==> flow/design.v <==
`timescale 1ns / 1ps
module Reciver(
    input clk,
    input rst,
    output recive,
    output [7:0]data,
    input rxd
    );
    localparam STATE0 = 2'b00;  
    localparam STATE1 = 2'b01;
    localparam STATE2 = 2'b11;
    reg [1:0]state = STATE0;
    reg [7:0]out = 8'b0;
    reg recv = 0;
    reg [7:0]data_buff;
    reg [2:0]counter = 3'b000;
    always @(posedge clk)
    begin
        case (state)
            2'b00:
                begin
                    recv <= 1'b0;
                    if (rxd == 1)
                    begin
                        state <= STATE1;
                        counter <= 3'b000;
                    end 
                end
            2'b01:
                begin
                    data_buff[counter] <= rxd;
                    if (counter == 3'b111)
                    begin
                        state <= STATE2;
                    end
                    else
                    begin
                        counter <= counter + 1;
                    end
                end
            2'b11:
                begin
                    out <= data_buff;
                    state <= STATE0;
                    recv <= 1'b1;
                end
        endcase
        if (rst == 1'b1)
        begin
            out <= 8'b0;
            state <= STATE0;
            recv <= 1'b0;
            counter <= 3'b000;
            data_buff <= 8'b0;
        end
    end
    assign data = out;
    assign recive = recv;
endmodule
From RTL to reports: Reciver. The steps from the RTL of Reciver to its reports follow in flow order. Line numbers count from 1 in the design file above. Operators: Yosys type, input widths -> output width; for muxes data width and select width s. Cell names lack the library's common part. Not given: -

Design top: Reciver. Clock input: clk. Library: sky130hd. Corner: tt_025C_1v80.

Word level. Counts by Yosys on the flattened word-level netlist (proc, flatten, opt, wreduce; memories kept). Register bits leave out memories and registers merged into their read ports (data or address). Print and check cells are left out. Cells with the same type and inputs are merged into one.

For order comparisons the number is 0. Under reductions and logical operators stands 6. Under divide/modulo/power cells stands 0. Muxes and demuxes: 7. Under eq/ne operators stands 6. The figure for $add $sub $neg is 2. The entry for bitwise logic cells reads 3. The figure for shift operators is 2. Under multipliers stands 0.

Operators by type and width (number): $shift 1x4->8 (1); $shift 1x4->8 const A (1); $and 8x8->8 (1); $or 8x8->8 (1); $not 8->8 (1); $ne 2x2->1 const B (3); $reduce_and 3->1 (2); $pmux 3 s2 (1); $pmux 2 s3 (1); $mux 3 (2); $reduce_bool 2->1 (2); $neg 3->4 (1); $mux 2 (2); $add 3x1->3 const B (1); $eq 3x3->1 const B (1); $reduce_bool 3->1 (1); $eq 2x1->1 const B (1); $eq 2x2->1 const B (1); $logic_not 2->1 (1); $pmux 1 s2 (1).

The figure for memories is 0. The figure for memory bits (writable) is 0. The entry for memory bits (read-only) reads 0. The figure for bits in registers is 22. For bits in latches the number is 0. The entry for clocked read ports x word width reads 0. Word-level cells: 31. The figure for output and inout bits is 9.

Logic depth. Longest topological path by Yosys (ltp), each cell counted once; first at word level (registers and memories cut), then after technology mapping (sequential cells cut; the memories' decode and read muxes count).

Depth after elaboration: 5. For ABC_AREA the number is 0. Under depth in mapped cells stands 7. Gate-level depth less buffers: 6.

Mapped cells and area. Source: synth_stat.txt of the flow (Yosys; design flattened, memories mapped). It holds for the ABC_AREA given above (unset counts as 0); a run with the other value may have another netlist.

Cell types (number): dfxtp_1 (22); ha_1 (10); mux2i_1 (12); nor2_1 (17); a32o_1 (6); nand2_1 (10); nor3_1 (5); a21oi_1 (4); and2_1 (3); inv_1 (5); nor2b_1 (3); buf_2 (3); mux2_2 (1); nand4b_1 (1); xnor2_1 (1); xor2_1 (1); a211oi_1 (1); a21o_1 (1).

Not listed: further types 6, cells in them 7.

Cell area after synthesis: 1054.8 sq um. For flip-flops the number is 22. Sequential area: 440.4 sq um. Under cell count stands 113.

Worst setup path after synthesis. Path of least setup slack by OpenSTA after synthesis, without wires, with an ideal clock, recovery checks aside; 20% of the period is set as input and as output delay. Where synthesis merged equal registers, the netlist keeps one of their names.

Kind: register to register. From: register counter[0]. To: register data_buff[3]. Time at the first pin: 0.000 ns. Under delay of the path stands 1.568 ns. The entry for setup time reads 0.117 ns. The figure for data required time is 1.453 ns. Under path slack stands 0.001 ns. For driving pins on the path the number is 8. The figure for data arrival time is 1.451 ns. Clock period: 1.57 ns. The entry for synthesis period reached reads 1.569 ns.

"delay of the path" = arrival - input delay + setup time. "driving pins on the path" counts driving pins, that of a launching flip-flop among them; a cell with two outputs on the path counts twice. "synthesis period reached" = period - worst setup slack (recovery checks aside). The figure is calculated, with input and output delays left at 20% of the set period. Between the ends stands the longest chain of elaborated cells between them, by number of cells; it is not shown to be the way that was timed. Of several equally long chains one is given. Each line given opens the expression or statement behind the cell; cells for indexed reads and writes are added by Yosys, which also makes memories of some case tables. At most two assigning lines are given for a register; there are more.

Cells stage by stage: dfxtp_1 -> inv_1 -> ha_1 -> xnor2_1 -> and2_1 -> buf_2 -> nand2_1 -> a32o_1. The figure for cells in the longest elaborated chain is 5. Elaborated cells between the ends (all ways): 6. For source lines of those cells the number is 1.

Ends and longest elaborated chain, post-synthesis: start: declaration (line 16) `reg [2:0]counter = 3'b000;`; start: assignment (line 26) `counter <= 3'b000;`; start: assignment (line 38) `counter <= counter + 1;`; $neg 3->4 (line 31) `data_buff[counter] <= rxd;`; $shift 1x4->8 (line 31); $not 8->8 (line 31); $and 8x8->8 (line 31); $or 8x8->8 (line 31); end: assignment (line 31); end: assignment (line 54) `data_buff <= 8'b0;`; end: declaration (line 15) `reg [7:0]data_buff;`.

Worst path after layout. Path of least setup slack in the final report of stored run 1 (OpenROAD, finished layout, wires in). Where an end is a register, its clock arrival counts in the times.

Kind: register to register. From: register counter[1]. To: register data_buff[0]. The entry for setup time reads 0.09 ns. Time at the first pin: 0.31 ns. The figure for data arrival time is 1.64 ns. Clock period: 1.41 ns. Under path slack stands -0.01 ns. For driving pins on the path the number is 8. The figure for data required time is 1.63 ns.

Between the ends stands the longest chain of elaborated cells between them, by number of cells; it is not shown to be the way that was timed. Of several equally long chains one is given. At most two assigning lines are given for a register; there are more.

Cells stage by stage: dfxtp_4 -> inv_4 -> ha_4 -> xor2_2 -> buf_4 -> nand4_1 -> mux2i_1 -> nor2_1. The figure for cells in the longest elaborated chain is 5. Elaborated cells between the ends (all ways): 6. For source lines of those cells the number is 1.

Ends and longest elaborated chain, post-layout: start: declaration (line 16) `reg [2:0]counter = 3'b000;`; start: assignment (line 26) `counter <= 3'b000;`; start: assignment (line 38) `counter <= counter + 1;`; $neg 3->4 (line 31) `data_buff[counter] <= rxd;`; $shift 1x4->8 (line 31); $not 8->8 (line 31); $and 8x8->8 (line 31); $or 8x8->8 (line 31); end: assignment (line 31); end: assignment (line 54) `data_buff <= 8'b0;`; end: declaration (line 15) `reg [7:0]data_buff;`.

## Implementation results

Measured data: module Reciver, platform sky130hd, 2 stored runs of the flow under differing settings, order arbitrary. Input and output delays are each 20% of the period that was set; the output load is 0.01 pF. By "period reached" is meant the clock period of the run minus its worst setup slack. This is arithmetic on one report: input and output delays are still those of the set period (20% each). "total power after layout" rests on the timing tool's default activity at the inputs, not on a simulated workload.

Files of stored run 1:
==> flow/run.sh <==
#!/bin/bash
# the make line also repeats the synthesis and layout settings of config.mk as NAME=value (left out here)
make -C /OpenROAD-flow-scripts/flow DESIGN_CONFIG=/design/flow/config.mk WORK_HOME=/design/flow/orfs CLKGATE_MAP_FILE= finish
==> flow/config.mk <==
export PLATFORM = sky130hd
export DESIGN_NAME = Reciver
export DESIGN_NICKNAME = Reciver
export VERILOG_FILES = /design/flow/design.v
export SDC_FILE = /design/flow/constraint.sdc
export NUM_CORES = 4
export LEC_CHECK = 0
export CAP_MARGIN = 20
export CELL_PAD_IN_SITES_GLOBAL_PLACEMENT = 1
export CORE_MARGIN = 2
export CORE_UTILIZATION = 52
export CTS_CLUSTER_DIAMETER = 277
export MIN_ROUTING_LAYER = met2
export PLACE_DENSITY = 0.92
export SLEW_MARGIN = 20
==> flow/constraint.sdc <==
create_clock -name core_clock -period 1.41 [get_ports {clk}]
set_input_delay 0.2820 -clock core_clock [delete_from_list [all_inputs] [get_ports {clk}]]
set_output_delay 0.2820 -clock core_clock [all_outputs]
set_load 0.01 [all_outputs]

Results of stored run 1. The post-synthesis cell area is 1,054.8 sq um. The die footprint comes to 2,404.4 sq um. The standard-cell area of the final layout reads 1,555.2 sq um. For the utilization the run shows 0.801. The setup slack of the critical path is -0.007 ns. The final worst hold slack stands at 0.505 ns. The total power after layout stands at 1.264 mW. For the period reached the run shows 1.417 ns.

Files of stored run 2:
==> flow/run.sh <==
#!/bin/bash
# the make line also repeats the synthesis and layout settings of config.mk as NAME=value (left out here)
make -C /OpenROAD-flow-scripts/flow DESIGN_CONFIG=/design/flow/config.mk WORK_HOME=/design/flow/orfs CLKGATE_MAP_FILE= finish
==> flow/config.mk <==
export PLATFORM = sky130hd
export DESIGN_NAME = Reciver
export DESIGN_NICKNAME = Reciver
export VERILOG_FILES = /design/flow/design.v
export SDC_FILE = /design/flow/constraint.sdc
export NUM_CORES = 4
export LEC_CHECK = 0
export CAP_MARGIN = 0
export CELL_PAD_IN_SITES_GLOBAL_PLACEMENT = 2
export CORE_ASPECT_RATIO = 0.57
export CORE_MARGIN = 2
export CORE_UTILIZATION = 69
export PLACE_DENSITY = 0.48
export SLEW_MARGIN = 35
export TNS_END_PERCENT = 80
==> flow/constraint.sdc <==
create_clock -name core_clock -period 0.979 [get_ports {clk}]
set_input_delay 0.1958 -clock core_clock [delete_from_list [all_inputs] [get_ports {clk}]]
set_output_delay 0.1958 -clock core_clock [all_outputs]
set_load 0.01 [all_outputs]

Outcome of stored run 2: not finished: floorplanning ended with error PDN-0185.
